==> flow/design.v <==
`timescale 1ns/1ns
module alu (in1, in2, sel, out1);
  input  [7:0] in1, in2;
  input  [2:0] sel;
  output reg [7:0] out1;
  wire [7:0] out_and;
  wire [7:0] out_or;
  wire [7:0] out_xor;
  wire [7:0] out_xnor;
  and_cell  u_and  (.in1(in1), .in2(in2), .out1(out_and));
  or_cell   u_or   (.in1(in1), .in2(in2), .out1(out_or));
  xor_cell  u_xor  (.in1(in1), .in2(in2), .out1(out_xor));
  xnor_cell u_xnor (.in1(in1), .in2(in2), .out1(out_xnor));
  wire [7:0] out_add = in1 + in2;
  wire [7:0] out_sub = in1 - in2;
  wire [2:0] shamt   = in2[2:0];
  wire [7:0] out_sll = in1 << shamt;
  wire [7:0] out_srl = in1 >> shamt;
  always @(*) begin
    case (sel)
      3'b000: out1 = out_and;    
      3'b001: out1 = out_or;     
      3'b010: out1 = out_xor;    
      3'b011: out1 = out_xnor;   
      3'b100: out1 = out_add;    
      3'b101: out1 = out_sub;    
      3'b110: out1 = out_sll;    
      3'b111: out1 = out_srl;    
      default: out1 = 8'h00;
    endcase
  end
endmodule
module and_cell (in1,in2,out1);
  input  [7:0] in1,in2;
  output [7:0] out1;
  assign out1 = in1 & in2;
endmodule
module or_cell (in1,in2,out1);
  input  [7:0] in1,in2;
  output [7:0] out1;
  assign out1 = in1 | in2;
endmodule
module xor_cell (in1,in2,out1);
  input  [7:0] in1,in2;
  output [7:0] out1;
  assign out1 = in1 ^ in2;
endmodule
module xnor_cell (in1,in2,out1);
  input  [7:0] in1,in2;
  output [7:0] out1;
  assign out1 = ~(in1 ^ in2);
endmodule
`timescale 1ns/1ns
`celldefine
module register_1 (clk ,reset ,d ,q);
	input clk,reset;
	input  [7 : 0] d;
	output reg [7 : 0] q;
	always @ (posedge(clk) or negedge(reset))
	begin
	if (!reset)
		q <= 0;
	else
		q <= d;
	end
endmodule
`endcelldefine
`celldefine
module register_2 (clk ,reset ,d ,q);
	input clk,reset;
	input  [1 : 0] d;
	output reg [1 : 0] q;
	always @ (posedge(clk) or negedge(reset))
	begin
	if (!reset)
		q <= 0;
	else
		q <= d;
	end
endmodule
`endcelldefine
`celldefine
module register_3 (clk, reset, d, q);   
    input clk, reset;
    input [2:0] d;
    output reg [2:0] q;
    always @ (posedge clk or negedge reset) begin
        if (!reset)
            q <= 0; 
        else
            q <= d; 
    end
endmodule
`endcelldefine
`timescale 1ns/1ns
module rtl_top (clk,reset,in1,in2,sel,out1);
	input clk, reset;
	input [7:0] in1, in2;
	input [2:0] sel;
	output [7:0] out1;
	wire [7:0] in1_del,in2_del,out_alu;
	wire [2:0] sel_del;
	register_1 in1_reg (.clk (clk),
	.reset (reset),
	.d (in1),
	.q (in1_del)); 
	register_1 in2_reg (.clk (clk),
	.reset (reset),
	.d (in2),
	.q (in2_del));
	register_3 sel_reg (.clk (clk),
	.reset (reset),
	.d (sel),
	.q (sel_del));
	alu alu_inst (.in1(in1_del),
	.in2(in2_del),
	.sel(sel_del),
	.out1(out_alu));
	register_1 out1_reg (.clk (clk),
	.reset (reset),
	.d (out_alu),
	.q (out1));
endmodule
# [Tool chain data of rtl_top]
# Tool output for the design above, in the order of the flow.
# Line numbers count from 1 in the design file above.
# Operators: Yosys type, input widths -> output width; for muxes data width and select width s.
# Cell names lack the library's common part.
# The mark n/a stands for no value.
[design] top_module="rtl_top" clock_port="clk" cell_library="sky130hd" pvt_corner="tt_025C_1v80"

# [Word level]
# Yosys after proc, flatten, opt, wreduce and memory -nomap, before mapping. Enables and synchronous resets that opt folds into registers are not counted as muxes. Memory bits, and registers merged into a memory's read port (data or address), are not among the register bits. Print and check cells are not counted. Equal cells are merged and count once.
[classes] reduce_and_logical=1 add_sub_neg=2 n_logic=4 shifts=2 n_mux=1 n_eq=7
[op_table] op="$pmux 8 s8" count=1
[op_table] op="$eq 3x3->1 const B" count=4
[op_table] op="$shl 8x3->8" count=1
[op_table] op="$shr 8x3->8" count=1
[op_table] op="$add 8x8->8" count=1
[op_table] op="$sub 8x8->8" count=1
[op_table] op="$and 8x8->8" count=1
[op_table] op="$or 8x8->8" count=1
[op_table] op="$xor 8x8->8" count=1
[op_table] op="$not 8->8" count=1
[op_table] op="$eq 3x2->1 const B" count=2
[op_table] op="$eq 3x1->1 const B" count=1
[op_table] op="$logic_not 3->1" count=1
[bits] register_bits=27 in_bits=21 out_inout_bits=8

# [Longest topological paths]
# Longest topological path by Yosys (ltp), each cell counted once; first at word level (registers and memories cut), then after technology mapping (sequential cells cut; the memories' decode and read muxes count).
[logic_depth] ltp_word=3 ABC_AREA=0 depth_mapped=12 mapped_depth_nobuf=11

# [Mapped cells and area]
# The flow's flattened synthesis, as Yosys stat reports it; memories are mapped. The netlist is that of the ABC_AREA named above (0 if unset); the other value can give another one.
# Totals and module areas in this step are rounded.
[by_type] cell="dfrtp_1" count=27 area_total_um2=675.648
[by_type] cell="ha_1" count=25 area_total_um2=312.8
[by_type] cell="mux4_2" count=6 area_total_um2=135.13
[by_type] cell="a21oi_1" count=17 area_total_um2=85.082
[by_type] cell="mux4_1" count=3 area_total_um2=78.826
[by_type] cell="inv_1" count=19 area_total_um2=71.318
[by_type] cell="nor2_1" count=17 area_total_um2=63.811
[by_type] cell="xnor2_1" count=7 area_total_um2=61.309
[by_type] cell="xor2_1" count=7 area_total_um2=61.309
[by_type] cell="o21ai_0" count=9 area_total_um2=45.043
[by_type] cell="a31oi_1" count=7 area_total_um2=43.792
[by_type] cell="a21o_1" count=4 area_total_um2=30.029
[by_type] cell="a22oi_1" count=4 area_total_um2=30.029
[by_type] cell="mux2i_1" count=3 area_total_um2=30.029
[by_type] cell="nand3_1" count=6 area_total_um2=30.029
[by_type] cell="nand2_1" count=7 area_total_um2=26.275
[by_type] cell="nand2b_1" count=4 area_total_um2=25.024
[by_type] cell="o22ai_1" count=4 area_total_um2=25.024
# Other cell types: 32; their cells: 51.
[synth_totals] stdcells=227 ffs=27 n_buf=12 seqArea_um2=676 mapped_area_um2=2220
# The figures by module come from a second, unflattened synthesis with its own total; it is not the netlist above.
[hier_totals] hier_cells=234 hier_area_um2=2240
# Each row is one instance without its submodules.
[modules] mod="alu" mod_seq_area_um2=0.0 mod_area_um2=1320 cells=175 n_inst=1
[modules] mod="register_1" mod_seq_area_um2=200 mod_area_um2=200 cells=8 n_inst=3
[modules] mod="register_3" mod_seq_area_um2=75.1 mod_area_um2=75.1 cells=3 n_inst=1
[modules] mod="xnor_cell" mod_seq_area_um2=0.0 mod_area_um2=70.1 cells=8 n_inst=1
[modules] mod="xor_cell" mod_seq_area_um2=0.0 mod_area_um2=70.1 cells=8 n_inst=1
[modules] mod="and_cell" mod_seq_area_um2=0.0 mod_area_um2=50.0 cells=8 n_inst=1
[modules] mod="or_cell" mod_seq_area_um2=0.0 mod_area_um2=50.0 cells=8 n_inst=1
[modules] mod="rtl_top" mod_seq_area_um2=0.0 mod_area_um2=0.0 cells=0 n_inst=1

# [Timing after synthesis]
# Source: OpenSTA report_checks on the synthesized netlist (no wires, ideal clock, input and output delay 20% of the period each), path of least setup slack; recovery checks are left aside. Register names are those of the netlist, which keeps one name where synthesis merged equal registers.
[synth_path] path_type="register -> register" startpoint="reg in2_reg.q[0]" endpoint="reg out1_reg.q[5]" path_buffers=2 t_arrival_ns=2.395 path_slack_ns=0.799 setup_time_ns=0.126 delay_ns=2.521 path_stages=13 tclk_ns=3.32 launch_ns=0.000 synth_period_reached_ns=2.521
# "delay_ns" = arrival - input delay + setup time.
# "path_stages": output pins that drive a net of the path, with the launching flip-flop's if there is one; two outputs of one cell count as two.
# "synth_period_reached_ns" is the clock period less the worst setup slack; recovery checks do not enter. This is arithmetic on one report: input and output delays are still those of the set period (20% each).
# The rows between start and end are the longest chain of elaborated cells between them; the timing report does not say that the signal goes this way. Where chains are equally long, one stands for them.
# Each line given opens the expression or statement behind the cell; cells for indexed reads and writes are added by Yosys, which also makes memories of some case tables.
[synth_via] path_cell_list="dfrtp_1 > buf_6 > buf_2 > inv_1 > ha_1 > a21oi_1 > xnor2_1 > ha_1 > and3_1 > a21oi_1 > a31o_2 > a21oi_1 > o32a_1" elab_chain_len=2 cone_cells=5 lines_between=5
[synth_rtl] item="from (decl)" line=58 rtl="output reg [7 : 0] q;"
[synth_rtl] item="from (assign)" line=62 rtl="q <= 0;"
[synth_rtl] item="from (assign)" line=64 rtl="q <= d;"
[synth_rtl] item="$sub 8x8->8" line=15 rtl="wire [7:0] out_sub = in1 - in2;"
[synth_rtl] item="$pmux 8 s8" line=20 rtl="case (sel)"
[synth_rtl] item="to (assign)" line=62
[synth_rtl] item="to (assign)" line=64
[synth_rtl] item="to (decl)" line=58

# [Worst path after layout]
# From the final timing report of stored run 1: the path of least setup slack in the routed layout; clock arrival at registers is part of the times.
[layout_path] path_type="register -> register" startpoint="reg in2_reg.q[0]" endpoint="reg out1_reg.q[6]" path_buffers=0 path_stages=11 path_slack_ns=0.86 launch_ns=0.27 tclk_ns=3.85 t_arrival_ns=3.18 setup_time_ns=0.09
# The rows between start and end are the longest chain of elaborated cells between them; the timing report does not say that the signal goes this way. Where chains are equally long, one stands for them.
[layout_via] path_cell_list="dfrtp_1 > inv_1 > ha_1 > nor2_1 > xnor2_1 > ha_1 > nor2b_1 > o21a_1 > o211a_1 > o21a_1 > o31ai_1" elab_chain_len=2 cone_cells=5 lines_between=5
[layout_rtl] item="from (decl)" line=58 rtl="output reg [7 : 0] q;"
[layout_rtl] item="from (assign)" line=62 rtl="q <= 0;"
[layout_rtl] item="from (assign)" line=64 rtl="q <= d;"
[layout_rtl] item="$sub 8x8->8" line=15 rtl="wire [7:0] out_sub = in1 - in2;"
[layout_rtl] item="$pmux 8 s8" line=20 rtl="case (sel)"
[layout_rtl] item="to (assign)" line=62
[layout_rtl] item="to (assign)" line=64
[layout_rtl] item="to (decl)" line=58

Add stored flow runs of rtl_top

Top module rtl_top; platform sky130hd; tools Yosys and OpenROAD; 2 stored runs in no particular order. Input and output delays are each 20% of the period that was set; the output load is 0.01 pF.
"period_less_ws_ns" is the run's clock period less its worst setup slack. It is reckoned from that one timing run; input and output delays stay at 20% of the period that was set.
By "worst_path_time_ns" is meant the share of the clock period that the worst setup path is allowed (20% is reserved at inputs, 20% at outputs), minus its slack. Clock arrival times at its registers enter into it.
"totalPower_uw": no workload was simulated; the value follows from the tool's default switching activity.
Results are given in rounded form.

[flow] stored run 1: files
==> flow/run.sh <==
#!/bin/bash
# the make line also repeats the synthesis and layout settings of config.mk as NAME=value (left out here)
make -C /OpenROAD-flow-scripts/flow DESIGN_CONFIG=/design/flow/config.mk WORK_HOME=/design/flow/orfs CLKGATE_MAP_FILE= finish
==> flow/config.mk <==
export PLATFORM = sky130hd
export DESIGN_NAME = rtl_top
export DESIGN_NICKNAME = rtl_top
export VERILOG_FILES = /design/flow/design.v
export SDC_FILE = /design/flow/constraint.sdc
export NUM_CORES = 4
export LEC_CHECK = 0
export CAP_MARGIN = 35
export CELL_PAD_IN_SITES_GLOBAL_PLACEMENT = 3
export CORE_MARGIN = 2
export CORE_UTILIZATION = 42
export MAX_ROUTING_LAYER = met4
export PLACE_DENSITY_LB_ADDON = 0.23
export SLEW_MARGIN = 20
==> flow/constraint.sdc <==
create_clock -name core_clock -period 3.85 [get_ports {clk}]
set_input_delay 0.7700 -clock core_clock [delete_from_list [all_inputs] [get_ports {clk}]]
set_output_delay 0.7700 -clock core_clock [all_outputs]
set_load 0.01 [all_outputs]

[flow] stored run 1: metrics
[metrics] post_synth_area_um2 = 2220
[metrics] totalPower_uw = 746
[metrics] setup_ws_ns = 0.856
[metrics] finish.utilization_frac = 0.505
[metrics] design_die_area_um2 = 5880
[metrics] worst_path_time_ns = 2.99
[metrics] path_kind = register -> register
[metrics] final_stdcell_area_um2 = 2580
[metrics] period_less_ws_ns = 2.994
[metrics] tns_ns = 0.000
[metrics] holdWs_ns = 0.756

[flow] stored run 2: files
==> flow/run.sh <==
#!/bin/bash
# the make line also repeats the synthesis and layout settings of config.mk as NAME=value (left out here)
make -C /OpenROAD-flow-scripts/flow DESIGN_CONFIG=/design/flow/config.mk WORK_HOME=/design/flow/orfs CLKGATE_MAP_FILE= finish
==> flow/config.mk <==
export PLATFORM = sky130hd
export DESIGN_NAME = rtl_top
export DESIGN_NICKNAME = rtl_top
export VERILOG_FILES = /design/flow/design.v
export SDC_FILE = /design/flow/constraint.sdc
export NUM_CORES = 4
export LEC_CHECK = 0
export CAP_MARGIN = 20
export CELL_PAD_IN_SITES_GLOBAL_PLACEMENT = 1
export CORE_MARGIN = 2
export CORE_UTILIZATION = 27
export CTS_CLUSTER_DIAMETER = 390
export CTS_CLUSTER_SIZE = 19
export MIN_ROUTING_LAYER = met1
export PLACE_DENSITY_LB_ADDON = 0.02
export SLEW_MARGIN = 10
==> flow/constraint.sdc <==
create_clock -name core_clock -period 3.51 [get_ports {clk}]
set_input_delay 0.7020 -clock core_clock [delete_from_list [all_inputs] [get_ports {clk}]]
set_output_delay 0.7020 -clock core_clock [all_outputs]
set_load 0.01 [all_outputs]

[flow] stored run 2: metrics
[metrics] holdWs_ns = 0.763
[metrics] finish.utilization_frac = 0.328
[metrics] period_less_ws_ns = 2.640
[metrics] totalPower_uw = 848
[metrics] final_stdcell_area_um2 = 2660
[metrics] tns_ns = 0.000
[metrics] worst_path_time_ns = 2.64
[metrics] path_kind = register -> register
[metrics] setup_ws_ns = 0.870
[metrics] design_die_area_um2 = 8960
[metrics] post_synth_area_um2 = 2220
