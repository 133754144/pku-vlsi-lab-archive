==> flow/design.v <==
`timescale 1ns/1ns
module controller (
    input  wire       clk,
    input  wire       reset,     
    input  wire       start,     
    output reg        mem_CEB,   
    output reg        mem_WEB,   
    output reg  [7:0] mem_addr,  
    output reg        input_ld, 
    output reg        result_ld, 
    output wire       done      
    );
    localparam [2:0] 
        S_IDLE  = 3'b000,  
        S_EXEC1 = 3'b001, 
        S_EXEC2 = 3'b010, 
        S_WRITE = 3'b011, 
        S_READ  = 3'b100,  
        S_DONE  = 3'b101; 
    reg [2:0] state, next_state;
    reg [7:0] next_mem_addr;
    always @(posedge clk or negedge reset) begin
        if (!reset) 
            state <= S_IDLE;
        else
            state <= next_state;
    end
    always @(*) begin
        next_state = state;
        mem_CEB    = 1'b1;
        mem_WEB    = 1'b1;
        input_ld   = 1'b0;
        result_ld  = 1'b0;
        next_mem_addr = mem_addr;
        case (state) 
            S_IDLE: begin
                if (start) begin
                    input_ld   = 1'b1;    
                    next_state = S_EXEC1;
                end
            end
            S_EXEC1: begin
                next_state = S_EXEC2; 
            end
            S_EXEC2: begin
                result_ld = 1'b1; 
                next_state = S_WRITE;
            end
            S_WRITE: begin
                mem_CEB    = 1'b0; 
                mem_WEB    = 1'b0;
                next_state = S_READ; 
            end
            S_READ: begin
                mem_CEB    = 1'b0;  
                mem_WEB    = 1'b1;  
                next_state = S_DONE;
            end
            S_DONE: begin
                mem_CEB    = 1'b1;
                mem_WEB    = 1'b1;
                next_mem_addr = mem_addr + 8'd1;
                next_state = S_IDLE;
            end
            default: begin
                next_state     = S_IDLE;
                next_mem_addr  = 8'd0;
                mem_CEB        = 1'b1;
                mem_WEB        = 1'b1;
                input_ld       = 1'b0;
                result_ld      = 1'b0;
            end
        endcase
    end
    always @(posedge clk or negedge reset) begin
        if (!reset)  
            mem_addr <= 8'd0;
        else
            mem_addr <= next_mem_addr;
    end
    assign done = (state == S_DONE);
endmodule
== Step by step through the tools: controller ==
The steps from the RTL of controller to its reports follow in flow order.
Line numbers count from 1 in the design file above.
Operators: Yosys type, input widths -> output width; for muxes data width and select width s.
Cell names lack the library's common part.
Not given: --
Set-up
  design top: controller
  clock: clk
  cell library: sky130hd
  corner: tt_025C_1v80

== Word-level counts ==
Yosys after proc, flatten, opt, wreduce and memory -nomap, before mapping. Memory bits, and registers merged into a memory's read port (data or address), are not among the register bits. Print and check cells are not counted. Equal cells are merged and count once.
Storage and ports
  flip-flop bits (word level): 11
  output and inout port bits: 13
Cells by class
  add/sub/neg operators: 1
  eq/ne operators: 6
  multiplexer cells: 8
  reductions and logical operators: 3
Operator list (number)
  $pmux 8 s2: 1
  $pmux 3 s5: 1
  $add 8x1->8 const B: 1
  $eq 3x2->1 const B: 2
  $eq 3x3->1 const B: 2
  $reduce_or 5->1: 1
  $mux 1: 5
  $eq 3x1->1 const B: 1
  $logic_not 3->1: 1
  $mux 3: 1
  $ne 2x2->1 const B: 1
  $reduce_or 2->1: 1

== Longest topological paths ==
Longest topological path by Yosys (ltp), each cell counted once; first at word level (registers and memories cut), then after technology mapping (sequential cells cut; the memories' decode and read muxes count).
Logic depth
  depth after elaboration: 3
  ABC_AREA: 1
  depth in mapped cells: 7
  depth with buffers taken out: 7

== Synthesis result ==
Yosys stat after the flow's synthesis: flattened, memories mapped to cells. It holds for the ABC_AREA given above (unset counts as 0); a run with the other value may have another netlist.
Totals and module areas in this step are rounded.
Mapped netlist
  mapped cells: 74
  cell area after synthesis: 649 um^2
  flip-flop cells: 14
  buffer cells: 1
Cells by type
  dfrtp_1: number 13, total area 325.312 um^2
  nand2_1: number 15, total area 56.304 um^2
  inv_1: number 10, total area 37.536 um^2
  nand3_1: number 7, total area 35.034 um^2
  nor2_1: number 9, total area 33.782 um^2
  dfstp_2: number 1, total area 26.275 um^2
  nor2_4: number 2, total area 22.522 um^2
  o21ai_0: number 4, total area 20.019 um^2
  a21oi_2: number 2, total area 17.517 um^2
  ha_1: number 1, total area 12.512 um^2
  nand4_1: number 2, total area 12.512 um^2
  buf_6: number 1, total area 11.261 um^2
  a21oi_1: number 2, total area 10.01 um^2
  nand3b_1: number 1, total area 7.507 um^2
  nand2_2: number 1, total area 6.256 um^2
  nor2_2: number 1, total area 6.256 um^2
  o21ai_1: number 1, total area 5.005 um^2
  inv_2: number 1, total area 3.754 um^2

== Worst setup path after synthesis ==
Path of least setup slack by OpenSTA after synthesis, without wires, with an ideal clock, recovery checks aside; 20% of the period is set as input and as output delay. Where synthesis merged equal registers, the netlist keeps one of their names.
Timing after synthesis
  path kind: reg2reg
  from: register mem_addr[1]
  to: register mem_addr[6]
  clock period: 1.99 ns
  library setup time: 0.071 ns
  arrival: 1.077 ns
  slack: 0.842 ns
  delay of the path: 1.148 ns
  stages: 8
  buffers on the path: 0
  synthesis period reached: 1.148 ns
"delay of the path" is the arrival time less input delay plus setup time.
"stages" counts driving pins, that of a launching flip-flop among them; a cell with two outputs on the path counts twice.
"synthesis period reached" is the clock period less the worst setup slack; recovery checks do not enter. This is arithmetic on one report: input and output delays are still those of the set period (20% each).
The rows between start and end are the longest chain of elaborated cells between them; the timing report does not say that the signal goes this way. Where chains are equally long, one stands for them.
Each line given opens the expression or statement behind the cell; cells for indexed reads and writes are added by Yosys, which also makes memories of some case tables.
On the way, after synthesis
  cells stage by stage: dfrtp_1 ha_1 nand2_1 nor2_1 nand2_1 nor2_1 nor2_1 nor2_1
  length of the longest elaborated chain: 2
  elaborated cells between the ends (all ways): 2
RTL lines, path after synthesis
  start, declared: line 8  | output reg  [7:0] mem_addr,
  start, assigned: line 77  | mem_addr <= 8'd0;
  start, assigned: line 79  | mem_addr <= next_mem_addr;
  $add 8x1->8: line 62  | next_mem_addr = mem_addr + 8'd1;
  $pmux 8 s2: line 35  | case (state)
  end, assigned: line 77
  end, assigned: line 79
  end, declared: line 8

== Path in the finished layout ==
Path of least setup slack in the final report of run 2 (OpenROAD, finished layout, wires in). Where an end is a register, its clock arrival counts in the times.
Timing after layout
  path kind: reg2out
  from: register state
  to: output port mem_CEB
  clock period: 2.12 ns
  output delay: 0.42 ns
  arrival: 1.40 ns
  slack: 0.30 ns
  stages: 3
  buffers on the path: 1
Where an end lacks its bit number, it is one bit of the signal, or one of the new flip-flops if synthesis recoded a state register.
On the way, after layout
  cells stage by stage: dfrtp_1 nor2_4 clkdlybuf4s50_1
RTL lines, path after layout
  start, declared: line 20  | reg [2:0] state, next_state;
  start, assigned: line 24  | state <= S_IDLE;
  start, assigned: line 26  | state <= next_state;
  end, declared: line 6  | output reg        mem_CEB,
No chain of elaborated cells between the ends is given.

==> results <==
Record of 2 stored runs of the RTL-to-layout flow on controller, platform sky130hd. The runs are unordered. Constraints: input delay and output delay 20% of the set period each, output load 0.01 pF.
"time on the worst setup path" means the part of the period allowed to the worst setup path (the constraints hold back 20% at inputs and 20% at outputs) less its slack; where the path has registers, the arrival times of their clocks count too.
Measured values are rounded.

==> run 1: settings <==
{ "period_ns": 1.54, "CORE_UTILIZATION": 48, "SETUP_SLACK_MARGIN": 0.18, "PLACE_DENSITY_LB_ADDON": 0.27, "CORE_ASPECT_RATIO": 1.19, "CELL_PAD_IN_SITES_GLOBAL_PLACEMENT": 2, "CELL_PAD_IN_SITES_DETAIL_PLACEMENT": 2, "TNS_END_PERCENT": 40, "ABC_AREA": 0, "GPL_TIMING_DRIVEN": 0, "CTS_CLUSTER_DIAMETER": 78, "CAP_MARGIN": 30, "SLEW_MARGIN": 40, "MAX_ROUTING_LAYER": "met5", "CORE_MARGIN": 2 }
==> run 1: results <==
unfinished; error FLW-0024 in placement

==> run 2: settings <==
{ "period_ns": 2.12, "CORE_UTILIZATION": 25, "SETUP_SLACK_MARGIN": 0.12, "PLACE_DENSITY_LB_ADDON": 0.19, "CELL_PAD_IN_SITES_GLOBAL_PLACEMENT": 0, "CELL_PAD_IN_SITES_DETAIL_PLACEMENT": 0, "TNS_END_PERCENT": 15, "ABC_AREA": 1, "CTS_CLUSTER_DIAMETER": 42, "MIN_ROUTING_LAYER": "met1", "CAP_MARGIN": 20, "CORE_MARGIN": 2, "SLEW_MARGIN": 20 }
==> run 2: results <==
time on the worst setup path: 1.40 ns
critical path type: reg2out
total die area: 3,020 um^2
worst-case hold slack: 0.414 ns
final utilization: 0.349
worst setup slack after layout: 0.300 ns
netlist area reported by Yosys: 649 um^2
